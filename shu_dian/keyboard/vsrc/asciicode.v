==> flow/design.v <==
module asciicode(
    input light,
    input clk,
    input resetn,
    input [7:0] scancode,
    output reg [7:0] ascii,
    output reg [7:0] seg2,
    output reg [7:0] seg3
);
wire [7:0] ascii1;
always @(posedge clk or negedge resetn) begin
    if (~resetn) begin
        ascii <= 8'hFF;   
    end
    else begin
        if(scancode != 8'hf0)begin
        case(scancode)
        8'h45:ascii <= 8'h30;
        8'h16:ascii <= 8'h31;
        8'h1e:ascii <= 8'h32;
        8'h26:ascii <= 8'h33;
        8'h25:ascii <= 8'h34;
        8'h2e:ascii <= 8'h35;
        8'h36:ascii <= 8'h36;
        8'h3d:ascii <= 8'h37;
        8'h3e:ascii <= 8'h38;
        8'h46:ascii <= 8'h39;
        8'h1c:ascii <= 8'h61;
        8'h32:ascii <= 8'h62;
        8'h21:ascii <= 8'h63;
        8'h23:ascii <= 8'h64;
        8'h24:ascii <= 8'h65;
        8'h2b:ascii <= 8'h66;
        8'h34:ascii <= 8'h67;
        8'h33:ascii <= 8'h68;
        8'h43:ascii <= 8'h69;
        8'h3b:ascii <= 8'h6a;
        8'h42:ascii <= 8'h6b;
        8'h4b:ascii <= 8'h6c;
        8'h3a:ascii <= 8'h6d;
        8'h31:ascii <= 8'h6e;
        8'h44:ascii <= 8'h6f;
        8'h4d:ascii <= 8'h70;
        8'h15:ascii <= 8'h71;
        8'h2d:ascii <= 8'h72;
        8'h1b:ascii <= 8'h73;
        8'h2c:ascii <= 8'h74;
        8'h3c:ascii <= 8'h75;
        8'h2a:ascii <= 8'h76;
        8'h1d:ascii <= 8'h77;
        8'h22:ascii <= 8'h78;
        8'h35:ascii <= 8'h79;
        8'h1a:ascii <= 8'h7a;
        default:
            ascii <= 8'hff;
    endcase
        end
        else
            ascii <= 8'hff;
    end
end
    assign ascii1 = ascii;
my_seg seg_inst(
    .light(light),
    .in(ascii1),
    .out1(seg2),
    .out2(seg3)
);
endmodule
module my_seg(
    input light,     
    input [7:0] in,
    output reg [7:0] out1,out2
);   
    reg [15:0] in_r; 
    always @(*) begin
    if(!light)  begin
    in_r[7:0] = {4'b0001, in[3:0]};   
    in_r[15:8] = {4'b0001, in[7:4]};  
    end
    else begin
    in_r[7:0] = {4'b0000, in[3:0]};  
    in_r[15:8] = {4'b0000, in[7:4]};  
    end
    end
    trans my_trans1(
        .in(in_r[7:0]),
        .out(out1)
    );
    trans my_trans2(
        .in(in_r[15:8]),
        .out(out2)
    );
endmodule
module trans(
    input [7:0] in,  
    output reg [7:0] out
);
    always @(*) begin
        case(in)
            0:out = {4'b0000,4'b0010};
            1:out = {4'b1001,4'b1110};
            2:out = {4'b0010,4'b0100};
            3:out = {4'b0000,4'b1100};
            4:out = {4'b1001,4'b1000};
            5:out = {4'b0100,4'b1000};
            6:out = {4'b0100,4'b0000};
            7:out = {4'b0001,4'b1110};
            8:out = {4'b0000,4'b0000};
            9:out = {4'b0000,4'b1000};
            10:out = {4'b0001,4'b0000};
            11:out = {4'b1100,4'b0000};
            12:out = {4'b0110,4'b0010};
            13:out = {4'b1000,4'b0100};
            14:out = {4'b0110,4'b0000};
            15:out = {4'b0111,4'b0000};
            default:
                out = 8'b11111111;
        endcase
    end
endmodule
-- Tool chain data of asciicode
What the tools print for asciicode, step after step.
Lines are those of the file above, counted from 1.
Operators carry their Yosys type and port widths (W data, S select, Z words).
Library cell names are shortened.
A cell with - has no value.
- design top: asciicode
- clock port: clk
- cell library: sky130hd
- corner: tt_025C_1v80

-- After elaboration
Counts by Yosys on the flattened word-level netlist (proc, flatten, opt, wreduce; memories kept). Register bits leave out memories and registers merged into their read ports (data or address); mux counts leave out enables and synchronous resets folded into registers. Print and check cells are left out. Cells with the same type and inputs are merged into one.
Memory sizes are those after Yosys's memory passes, which may raise the word count (mostly to a power of two), join words into wider ones and drop unused or constant bits.
- $add $sub $neg: 0
- noted $mul: 0
- noted div/mod/pow operators: 0
- noted order comparisons: 0
- eq/ne operators: 1
- noted shift-type cells: 0
- noted multiplexer cells: 6
- bitwise operators: 0
- reductions and logical operators at 2
- operator list (operator ; count):
    $mux W8 ; 4
    $mux W5 ; 2
    $logic_not A4 Y1 ; 2
    $ne A8 B8 Y1 const B ; 1
- flip-flop bits (word level) at 8
- noted bits in latches: 0
- noted memory bits (writable): 0
- noted memory bits (read-only): 1120
- word width x clocked read ports at 0
- memories kept: 3
- bits of input ports at 11
- output and inout bits at 24
- cells after elaboration: 13
- memory list (name ; depth ; width ; rd ports ; write ports ; RTL line ; RTL):
    (no name shown) ; 128 ; 7 ; 1 ; 0 ; 17 ; case(scancode)
    (no name shown) ; 16 ; 7 ; 1 ; 0 ; 100 ; case(in)
    (no name shown) ; 16 ; 7 ; 1 ; 0 ; 100 ;

-- Longest topological paths
Depth = most cells in a row (Yosys ltp): at word level without a register or memory, in the mapped netlist without a sequential cell, where the memories' decode and read muxes count.
- depth after elaboration at 3
- ABC_AREA at 0
- gate-level depth with buffers: 7
- depth with buffers taken out at 7

-- Netlist
Yosys stat after the flow's synthesis: flattened, memories mapped to cells. It holds for the ABC_AREA given above (unset counts as 0); a run with the other value may have another netlist.
- cell types (cell type ; count ; total area (µm²)):
    ha_1 ; 19 ; 237.728
    dfstp_2 ; 7 ; 183.926
    nand2_1 ; 20 ; 75.072
    a21oi_1 ; 13 ; 65.062
    o21ai_0 ; 13 ; 65.062
    inv_1 ; 17 ; 63.811
    nor2_1 ; 13 ; 48.797
    o221ai_1 ; 4 ; 35.034
    a31oi_1 ; 5 ; 31.28
    mux2i_1 ; 3 ; 30.029
    o211ai_1 ; 4 ; 30.029
    clkbuf_1 ; 7 ; 26.275
    a211oi_1 ; 3 ; 22.522
    a21o_1 ; 3 ; 22.522
    buf_4 ; 3 ; 22.522
    o2111ai_1 ; 2 ; 17.517
    o311ai_0 ; 2 ; 17.517
    mux2_4 ; 1 ; 15.014
Other cell types: 35; their cells: 40.
- noted cells in the netlist: 179
- noted mapped area: 0.00132 mm²
- area of sequential cells at 0.0001839 mm²
- flip-flop cells at 7
- buffers: 13
By module: a second synthesis without flattening, with its own total; a netlist apart from the flattened one above.
- cell total of the unflattened synthesis: 207
- area total of the unflattened synthesis: 0.0016103 mm²
Rows give one instance, submodules left out.
- modules (module ; instances ; cells ; area (mm²) ; seq. area (mm²)):
    asciicode ; 1 ; 127 ; 0.0009947 ; 0.0001839
    trans ; 2 ; 39 ; 0.000304 ; 0
    my_seg ; 1 ; 2 ; 0.0000075 ; 0

-- Timing after synthesis
Source: OpenSTA report_checks on the synthesized netlist (no wires, ideal clock, input and output delay 20% of the period each), path of least setup slack; recovery checks are left aside. Register names are those of the netlist, which keeps one name where synthesis merged equal registers.
- kind: input -> register
- from: input scancode[1]
- to: register ascii[2]
- clock period: 2040 ps
- noted input delay: 408 ps
- library setup time: 94 ps
- time at the first pin: 408 ps
- arrival time: 1778 ps
- data required time: 1946 ps
- noted setup slack: 167 ps
- path delay: 1464 ps
- noted stages: 7
- buffers on the path at 0
- period reached after synthesis: 1873 ps
"path delay" = arrival - input delay + setup time.
"stages": output pins that drive a net of the path, with the launching flip-flop's if there is one; two outputs of one cell count as two.
"period reached after synthesis" is the clock period less the worst setup slack; recovery checks do not enter. This is arithmetic on one report: input and output delays are still those of the set period (20% each).
The rows between start and end are the longest chain of elaborated cells between them; the timing report does not say that the signal goes this way. Where chains are equally long, one stands for them.
A line is the first line of the expression or statement that the cell stems from. Yosys adds cells for indexed reads and writes and turns some case tables into memories.
A memory read counts as a cell of the chain, while the word-level depth stops at memories.
A register here has more assigning lines than the two given.
- path through: inv_1 -> ha_1 -> nand2b_4 -> mux2_4 -> o21ai_2 -> a31oi_1 -> or4_1
- length of the longest elaborated chain at 3
- noted elaborated cells between the ends (all ways): 4
- noted source lines of those cells: 2
- classes of those cells: eq/ne (1); mux (2); memory (1)
- ends and longest elaborated chain, post-synthesis (element ; RTL line ; RTL):
    start: declaration ; 5 ; input [7:0] scancode,
    $mem_v2 Z128 W7 ; 17 ; case(scancode)
    $mux W8 ; 17 ;
    $mux W8 ; 16 ; if(scancode != 8'hf0)begin
    end: assignment ; 13 ; ascii <= 8'hFF;
    end: assignment ; 18 ; 8'h45:ascii <= 8'h30;
    end: declaration ; 6 ; output reg [7:0] ascii,

-- Timing after layout
From the final timing report of stored run 1: the path of least setup slack in the routed layout; clock arrival at registers is part of the times.
The report prints the path's times to 10 ps; the period is as set.
- kind: register -> output
- from: register ascii[1]
- to: output seg2[4]
- clock period: 1480 ps
- noted output delay: 300 ps
- time at the first pin: 250 ps
- arrival time: 1770 ps
- data required time: 1180 ps
- noted setup slack: -580 ps
- noted stages: 7
- buffers on the path at 1
The rows between start and end are the longest chain of elaborated cells between them; the timing report does not say that the signal goes this way. Where chains are equally long, one stands for them.
A memory read counts as a cell of the chain, while the word-level depth stops at memories.
A register here has more assigning lines than the two given.
- path through: dfstp_2 -> inv_4 -> ha_4 -> nor2b_4 -> nand3b_1 -> o211ai_1 -> buf_2
- length of the longest elaborated chain at 3
- noted elaborated cells between the ends (all ways): 3
- noted source lines of those cells: 2
- classes of those cells: mux (2); memory (1)
- ends and longest elaborated chain, after layout (element ; RTL line ; RTL):
    start: declaration ; 6 ; output reg [7:0] ascii,
    start: assignment ; 13 ; ascii <= 8'hFF;
    start: assignment ; 18 ; 8'h45:ascii <= 8'h30;
    $mux W5 ; 77 ; if(!light)  begin
    $mem_v2 Z16 W7 ; 100 ; case(in)
    $mux W8 ; 100 ;
    end: declaration ; 7 ; output reg [7:0] seg2,

--- measured runs ---
Settings and measured results of 2 stored flow runs for module asciicode (sky130hd), not sorted in any way. The constraints put input and output delay at 20% of the set period each and load the outputs with 0.01 pF.
"allowed time less slack (worst setup path)" = time allowed to the worst setup path (clock period - input delay - output delay, where it has them) - its slack; a late launch clock adds to it, a late capture clock takes from it.
"allowed time less slack (worst setup path)" is given in steps of 10 ps.

Stored run 1

==> flow/run.sh <==
#!/bin/bash
# the make line also repeats the synthesis and layout settings of config.mk as NAME=value (left out here)
make -C /OpenROAD-flow-scripts/flow DESIGN_CONFIG=/design/flow/config.mk WORK_HOME=/design/flow/orfs CLKGATE_MAP_FILE= finish
==> flow/config.mk <==
export PLATFORM = sky130hd
export DESIGN_NAME = asciicode
export DESIGN_NICKNAME = asciicode
export VERILOG_FILES = /design/flow/design.v
export SDC_FILE = /design/flow/constraint.sdc
export NUM_CORES = 4
export LEC_CHECK = 0
export ABC_AREA = 0
export CAP_MARGIN = 20
export CELL_PAD_IN_SITES_DETAIL_PLACEMENT = 1
export CORE_MARGIN = 4
export CORE_UTILIZATION = 35
export CTS_CLUSTER_DIAMETER = 389
export CTS_CLUSTER_SIZE = 83
export GPL_TIMING_DRIVEN = 0
export HOLD_SLACK_MARGIN = 0.07
export MIN_ROUTING_LAYER = met1
export PLACE_DENSITY = 0.4
export SETUP_SLACK_MARGIN = 0.3
export SLEW_MARGIN = 0
==> flow/constraint.sdc <==
create_clock -name core_clock -period 1.48 [get_ports {clk}]
set_input_delay 0.2960 -clock core_clock [delete_from_list [all_inputs] [get_ports {clk}]]
set_output_delay 0.2960 -clock core_clock [all_outputs]
set_load 0.01 [all_outputs]

Measured in stored run 1:
- worst setup slack after layout: -584 ps
- allowed time less slack (worst setup path) at 1770 ps
- type of the worst setup path: register -> output
- standard-cell area of the final layout at 0.0027364 mm²
- noted the die footprint: 0.0048178 mm²
- chip area in the Yosys report at 0.00132 mm²

Stored run 2

==> flow/run.sh <==
#!/bin/bash
# the make line also repeats the synthesis and layout settings of config.mk as NAME=value (left out here)
make -C /OpenROAD-flow-scripts/flow DESIGN_CONFIG=/design/flow/config.mk WORK_HOME=/design/flow/orfs CLKGATE_MAP_FILE= finish
==> flow/config.mk <==
export PLATFORM = sky130hd
export DESIGN_NAME = asciicode
export DESIGN_NICKNAME = asciicode
export VERILOG_FILES = /design/flow/design.v
export SDC_FILE = /design/flow/constraint.sdc
export NUM_CORES = 4
export LEC_CHECK = 0
export CAP_MARGIN = 20
export CELL_PAD_IN_SITES_DETAIL_PLACEMENT = 0
export CORE_ASPECT_RATIO = 1.38
export CORE_MARGIN = 2
export CORE_UTILIZATION = 45
export GPL_ROUTABILITY_DRIVEN = 0
export GPL_TIMING_DRIVEN = 0
export HOLD_SLACK_MARGIN = 0.12
export MIN_ROUTING_LAYER = met2
export PLACE_DENSITY_LB_ADDON = 0.27
export SLEW_MARGIN = 20
==> flow/constraint.sdc <==
create_clock -name core_clock -period 1.71 [get_ports {clk}]
set_input_delay 0.3420 -clock core_clock [delete_from_list [all_inputs] [get_ports {clk}]]
set_output_delay 0.3420 -clock core_clock [all_outputs]
set_load 0.01 [all_outputs]

Measured in stored run 2:
- worst setup slack after layout: -282 ps
- standard-cell area of the final layout at 0.0019344 mm²
- chip area in the Yosys report at 0.00132 mm²
- allowed time less slack (worst setup path) at 1650 ps
- type of the worst setup path: register -> output
- noted the die footprint: 0.0033883 mm²
--- end ---
